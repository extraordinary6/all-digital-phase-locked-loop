==> flow/design.v <==
`timescale 1ns/1ps
module ADPLL(
    input      clk,
    input      rst_n,
    input      ref_signal,
    output     ctrl_signal
);
wire lead, lag, ref_rise;
wire add_pulse, sub_pulse;
wire [9:0] ref_period;
DPD u_DPD(
    .clk         (clk         ),
    .rst_n       (rst_n       ),
    .ref_signal  (ref_signal  ),
    .ctrl_signal (ctrl_signal ),
    .lead        (lead        ),
    .lag         (lag         ),
    .ref_rise    (ref_rise    ),
    .ref_period  (ref_period  )
);
DB #(
    .C   (1   ),
    .D   (1   ),
    .MAX (1000)
) u_DB(
    .clk       (clk       ),
    .rst_n     (rst_n     ),
    .lead      (lead      ),
    .lag       (lag       ),
    .add_pulse (add_pulse ),
    .sub_pulse (sub_pulse )
);
DCO #(
    .C (100)
) u_DCO(
    .clk         (clk         ),
    .rst_n       (rst_n       ),
    .sub_pulse   (sub_pulse   ),
    .add_pulse   (add_pulse   ),
    .ref_rise    (ref_rise    ),
    .ref_period  (ref_period  ),
    .ctrl_signal (ctrl_signal )
);
endmodule
`timescale 1ns/1ps
module DB#(
    parameter C = 1,      
    parameter D = 1,      
    parameter MAX = 1000  
)(
    input      clk,
    input      rst_n,
    input      lead,
    input      lag,
    output reg add_pulse,
    output reg sub_pulse
);
reg [15:0] cnt1;  
reg [15:0] cnt2;  
always @(posedge clk or negedge rst_n)
begin
    if(!rst_n)
        cnt1 <= 0;
    else if(lead == 1 && cnt1 < D)
    begin
        if(cnt1 + C >= MAX)
            cnt1 <= MAX;
        else
            cnt1 <= cnt1 + C;
    end
    else if(lead == 0 && cnt1 >= D)
    begin
        if(cnt1 - D <= 0)
            cnt1 <= 0;
        else
            cnt1 <= cnt1 - D;
    end
    else if(lead == 1 && cnt1 >= D)
    begin
        if(cnt1 + C - D >= MAX)
            cnt1 <= MAX;
        else if(cnt1 + C - D <= 0)
            cnt1 <= 0;
        else
            cnt1 <= cnt1 + C - D;
    end
    else
        cnt1 <= cnt1;
end
always @(posedge clk or negedge rst_n)
begin
    if(!rst_n)
        add_pulse <= 0;
    else if(cnt1 >= D)
        add_pulse <= 1;
    else
        add_pulse <= 0;
end
always @(posedge clk or negedge rst_n)
begin
    if(!rst_n)
        cnt2 <= 0;
    else if(lag == 1 && cnt2 < D)
    begin
        if(cnt2 + C >= MAX)
            cnt2 <= MAX;
        else
            cnt2 <= cnt2 + C;
    end
    else if(lag == 0 && cnt2 >= D)
    begin
        if(cnt2 - D <= 0)
            cnt2 <= 0;
        else
            cnt2 <= cnt2 - D;
    end
    else if(lag == 1 && cnt2 >= D)
    begin
        if(cnt2 + C - D >= MAX)
            cnt2 <= MAX;
        else if(cnt2 + C - D <= 0)
            cnt2 <= 0;
        else
            cnt2 <= cnt2 + C - D;
    end
    else
        cnt2 <= cnt2;
end
always @(posedge clk or negedge rst_n)
begin
    if(!rst_n)
        sub_pulse <= 0;
    else if(cnt2 >= D)
        sub_pulse <= 1;
    else
        sub_pulse <= 0;
end
endmodule
`timescale 1ns/1ps
module DCO #(
    parameter C = 100   
)(
    input      clk,
    input      rst_n,
    input      sub_pulse,   
    input      add_pulse,   
    input      ref_rise,
    input [9:0]ref_period,
    output reg ctrl_signal
);
reg [9:0] cnt;
reg [9:0] cnt_max;
always @(posedge clk or negedge rst_n)
begin
    if(!rst_n)
        cnt_max <= C;
    else if(sub_pulse)
        cnt_max <= cnt_max - 1;
    else if(add_pulse)
        cnt_max <= cnt_max + 1;
    else
        cnt_max <= cnt_max;
end
always @(posedge clk or negedge rst_n)
begin
    if(!rst_n)
        cnt <= 0;
    else if(ref_rise && (ref_period * 2 > cnt_max) )
        cnt <= 0;
    else if(cnt >= cnt_max)
        cnt <= 0;
    else
        cnt <= cnt + 1;
end
always @(posedge clk or negedge rst_n)
begin
    if(!rst_n)
        ctrl_signal <= 1'b1;
    else if((ref_period * 2 <= cnt_max))
        ctrl_signal <= 1'b0;
    else if(cnt < (cnt_max >> 1) )
        ctrl_signal <= 1'b1;
    else
        ctrl_signal <= 1'b0;
end
endmodule
`timescale 1ns/1ps
module DPD(
    input            clk,
    input            rst_n,
    input            ref_signal,
    input            ctrl_signal,
    output reg       lead,
    output reg       lag,
    output           ref_rise,
    output reg [9:0] ref_period
);
reg flag;
reg [9:0] cnt;
reg ref_signal_d1, ctrl_signal_d1;
always @(posedge clk or negedge rst_n)
begin
    if(!rst_n)
        flag <= 1'b0;
    else if(ref_rise)
        flag <= 1'b1;
end
always @(posedge clk or negedge rst_n)
begin
    if(!rst_n)
        cnt <= 0;
    else if(ref_rise)
        cnt <= 0;
    else if(flag)
        cnt <= cnt + 1;
end
always @(posedge clk or negedge rst_n) 
begin
    if(!rst_n)
        ref_period <= 0;
    else if(ref_rise && !flag)
        ref_period <= 0; 
    else if(ref_rise)
        ref_period <= cnt;
end
always @(posedge clk or negedge rst_n)
begin
    if(!rst_n)
        ref_signal_d1 <= 1'b0;
    else
        ref_signal_d1 <= ref_signal;
end
always @(posedge clk or negedge rst_n)
begin
    if(!rst_n)
        ctrl_signal_d1 <= 1'b0;
    else
        ctrl_signal_d1 <= ctrl_signal;
end
assign ref_rise = (ref_signal_d1 == 1'b0 && ref_signal == 1'b1);
always @(posedge clk or negedge rst_n)
begin
    if(!rst_n)
    begin
        lead <= 1'b0;
    end
    else if(ref_rise)
    begin
        if(ctrl_signal_d1 == 1'b0 && ctrl_signal == 1'b1)
            lead <= 1'b0;
        else if(ctrl_signal == 1'b1)
            lead <= 1'b1;
        else
            lead <= 1'b0;
    end
    else
        lead <= 1'b0;
end
always @(posedge clk or negedge rst_n)
begin
    if(!rst_n)
    begin
        lag <= 1'b0;
    end
    else if(ref_rise == 1'b1)
    begin
        if(ctrl_signal == 1'b0)
            lag <= 1'b1;
        else
            lag <= 1'b0;
    end
    else
        lag <= 1'b0;
end 
endmodule
* Reports on ADPLL
Tool output for the design above, in the order of the flow.
Line numbers count from 1 in the design file above.
Cell names lack the library's common part.
The mark -- stands for no value.
- Top module :: ADPLL
- Clock input :: clk
- Cell library :: sky130hd
- Timing corner :: tt_025C_1v80

* Word-level counts
Counts by Yosys on the flattened word-level netlist (proc, flatten, opt, wreduce; memories kept). Register bits leave out memories and registers merged into their read ports (data or address). Print and check cells are left out. Cells with the same type and inputs are merged into one.
- $add $sub $neg :: 10
- Eq/ne operators :: 0
- Div/mod/pow operators :: 0
- Reduce/logical cells :: 16
- Multiplexer cells :: 31
- $mul :: 0
- Bitwise operators :: 4
- $lt $le $gt $ge :: 16
- Shift operators :: 0
** Operators with widths (count)
- 16-bit 2-to-1 mux :: 14
- 32-bit by 1-bit less-or-equal comparator with 1-bit output (second input constant) :: 4
- 32-bit by 10-bit greater-or-equal comparator with 1-bit output (second input constant) :: 4
- 10-bit 2-to-1 mux :: 8
- 32-bit by 1-bit subtractor with 32-bit output (second input constant) :: 2
- 16-bit by 1-bit adder with 17-bit output (second input constant) :: 2
- 16-bit by 1-bit subtractor with 17-bit output (second input constant) :: 2
- 16-bit by 1-bit greater-or-equal comparator with 1-bit output (second input constant) :: 2
- 16-bit by 1-bit < comparator with 1-bit output (second input constant) :: 2
- 10-bit by 1-bit adder with 10-bit output (second input constant) :: 3
- 11-bit by 10-bit > comparator with 1-bit output :: 1
- 11-bit by 10-bit less-or-equal comparator with 1-bit output :: 1
- 1-bit logical AND :: 10
- 10-bit by 1-bit subtractor with 10-bit output (second input constant) :: 1
- 10-bit greater-or-equal comparator :: 1
- 10-bit by 9-bit < comparator with 1-bit output :: 1
- 1-bit 2-to-1 mux :: 9
- 2-bit nonzero test :: 3
- 3-bit nonzero test :: 2
- 1-bit NOT :: 4
- 1-bit zero test :: 1
- ROM bits :: 0
- Bits in registers :: 80
- Input bits :: 3
- Memory bits (writable) :: 0
- Latch bits :: 0
- Memories :: 0
- Word width x clocked read ports :: 0

* Longest topological paths
Depth = most cells in a row (Yosys ltp): at word level without a register or memory, in the mapped netlist without a sequential cell, where the memories' decode and read muxes count.
- Depth after elaboration :: 8
- ABC_AREA :: 0
- Gate-level depth with buffers :: 13

* After synthesis
The flow's flattened synthesis, as Yosys stat reports it; memories are mapped. The netlist is that of the ABC_AREA named above (0 if unset); the other value can give another one.
Totals and module areas in this step are rounded.
** Cell types (count)
- dfrtp_1 :: 76
- ha_1 :: 46
- xnor2_1 :: 40
- nor2_1 :: 92
- xor2_1 :: 33
- nand2_1 :: 72
- nand3_1 :: 43
- o21ai_0 :: 35
- a21oi_1 :: 34
- clkbuf_1 :: 39
- and3_1 :: 21
- a21o_1 :: 16
- inv_1 :: 30
- nand4_1 :: 18
- dfstp_2 :: 4
- nor3_1 :: 20
- nand2b_1 :: 14
- nor4_1 :: 14
Not listed: further types 53, cells in them 160.
- Chip area (Yosys) :: 6600 µm²
- Flip-flop cells :: 80
- Sequential area :: 2000 µm²
- Cell count :: 807
By module: a second synthesis without flattening, with its own total; a netlist apart from the flattened one above.
- Cell total of the unflattened synthesis :: 848
- Area total of the unflattened synthesis :: 7000 µm²
Each row is one instance without its submodules.
** By module
- DB :: area 4100 µm², times used 1, cells 546
- DCO (C=100) :: area 1900 µm², times used 1, cells 201
- DPD :: area 1000 µm², times used 1, cells 101
- ADPLL :: area 0.0 µm², times used 1, cells 0

* Worst setup path after synthesis
Path of least setup slack by OpenSTA after synthesis, without wires, with an ideal clock, recovery checks aside; 20% of the period is set as input and as output delay. Where synthesis merged equal registers, the netlist keeps one of their names.
- Path kind :: register to register
- From :: register u_DB.cnt1[0]
- To :: register u_DB.cnt1[2]
- Delay of the path :: 3365 ps
- Setup slack :: -84 ps
- Stages on the path :: 14
- Buffers on the path :: 1
- Setup time :: 126 ps
- Clock period :: 3280 ps
- Data arrival time :: 3239 ps
- Required time :: 3154 ps
- Period reached after synthesis :: 3364 ps
"delay of the path" is the arrival time less input delay plus setup time.
"stages on the path": output pins that drive a net of the path, with the launching flip-flop's if there is one; two outputs of one cell count as two.
"period reached after synthesis" is the clock period less the worst setup slack; recovery checks do not enter. This is arithmetic on one report: input and output delays are still those of the set period (20% each).
Between the ends stands the longest chain of elaborated cells between them, by number of cells; it is not shown to be the way that was timed. Of several equally long chains one is given.
A line is the first line of the expression or statement that the cell stems from. Yosys adds cells for indexed reads and writes and turns some case tables into memories.
A register here has more assigning lines than the two given.
- Cells stage by stage :: dfrtp_1 > clkbuf_1 > inv_1 > ha_1 > or4b_2 > nor4_1 > nand2_1 > nor3b_1 > a31oi_1 > o32ai_1 > a31oi_1 > a221o_1 > nand2_1 > a21oi_1
- Cells in the longest elaborated chain :: 8
- Elaborated cells between the ends (all ways) :: 20
** RTL lines, path after synthesis
- from (decl) :: line 58 : reg [15:0] cnt1;
- from (assign) :: line 69 : cnt1 <= cnt1 + C;
- from (assign) :: line 76 : cnt1 <= cnt1 - D;
- 16-bit by 1-bit adder with 17-bit output :: line 82 : else if(cnt1 + C - D <= 0)
- 32-bit by 1-bit subtractor with 32-bit output :: line 82
- 32-bit by 1-bit less-or-equal comparator with 1-bit output :: line 82
- 16-bit 2-to-1 mux :: line 82
- 16-bit 2-to-1 mux :: line 80 : if(cnt1 + C - D >= MAX)
- 16-bit 2-to-1 mux :: line 78 : else if(lead == 1 && cnt1 >= D)
- 16-bit 2-to-1 mux :: line 71 : else if(lead == 0 && cnt1 >= D)
- 16-bit 2-to-1 mux :: line 64 : else if(lead == 1 && cnt1 < D)
- to (assign) :: line 69
- to (assign) :: line 76
- to (decl) :: line 58

* Path in the finished layout
From the final timing report of run 1: the path of least setup slack in the routed layout; clock arrival at registers is part of the times.
The report prints the path's times to 10 ps; the period is as set.
- Path kind :: register to register
- From :: register u_DB.cnt1[0]
- To :: register u_DB.cnt1[2]
- Data arrival time :: 4730 ps
- Buffers on the path :: 1
- Setup slack :: 330 ps
- Required time :: 5060 ps
- Stages on the path :: 14
- Setup time :: 130 ps
- Clock period :: 4820 ps
Between the ends stands the longest chain of elaborated cells between them, by number of cells; it is not shown to be the way that was timed. Of several equally long chains one is given.
A register here has more assigning lines than the two given.
- Cells stage by stage :: dfrtp_1 > clkbuf_1 > inv_1 > ha_1 > or4b_2 > nor4_1 > nand2_1 > nor3b_1 > a31oi_1 > o32ai_1 > a31oi_1 > a221o_1 > nand2_1 > a21oi_1
- Cells in the longest elaborated chain :: 8
- Elaborated cells between the ends (all ways) :: 20
** RTL lines, path after layout
- from (decl) :: line 58 : reg [15:0] cnt1;
- from (assign) :: line 69 : cnt1 <= cnt1 + C;
- from (assign) :: line 76 : cnt1 <= cnt1 - D;
- 16-bit by 1-bit adder with 17-bit output :: line 82 : else if(cnt1 + C - D <= 0)
- 32-bit by 1-bit subtractor with 32-bit output :: line 82
- 32-bit by 1-bit less-or-equal comparator with 1-bit output :: line 82
- 16-bit 2-to-1 mux :: line 82
- 16-bit 2-to-1 mux :: line 80 : if(cnt1 + C - D >= MAX)
- 16-bit 2-to-1 mux :: line 78 : else if(lead == 1 && cnt1 >= D)
- 16-bit 2-to-1 mux :: line 71 : else if(lead == 0 && cnt1 >= D)
- 16-bit 2-to-1 mux :: line 64 : else if(lead == 1 && cnt1 < D)
- to (assign) :: line 69
- to (assign) :: line 76
- to (decl) :: line 58

==> runs of ADPLL <==
Below are 2 stored runs of the flow (Yosys, OpenROAD; platform sky130hd) on ADPLL, each with its settings and what was measured, unordered. Constraints: input delay and output delay 20% of the set period each, output load 0.01 pF.
Values from the reports are rounded here.

** Run 1
- Settings :: period_ns=4.82; CORE_UTILIZATION=62; PLACE_DENSITY_LB_ADDON=0.05; CORE_ASPECT_RATIO=1.52; CELL_PAD_IN_SITES_DETAIL_PLACEMENT=1; TNS_END_PERCENT=40; GPL_TIMING_DRIVEN=0; SLEW_MARGIN=10; CAP_MARGIN=20; CORE_MARGIN=2
- Cell area after synthesis :: 6,600 µm²
- Final utilization :: 69 %
- Total die area :: 11,000 µm²
- Total negative setup slack :: 0 ps
- Lowest setup slack :: 330 ps
- Worst hold slack after layout :: 450 ps

** Run 2
- Settings :: period_ns=4.28; SETUP_SLACK_MARGIN=0.54; CAP_MARGIN=20; CORE_MARGIN=2; CORE_UTILIZATION=40; SLEW_MARGIN=20
- Total negative setup slack :: 0 ps
- Lowest setup slack :: 810 ps
- Final utilization :: 45 %
- Cell area after synthesis :: 6,600 µm²
- Worst hold slack after layout :: 430 ps
- Total die area :: 17,000 µm²
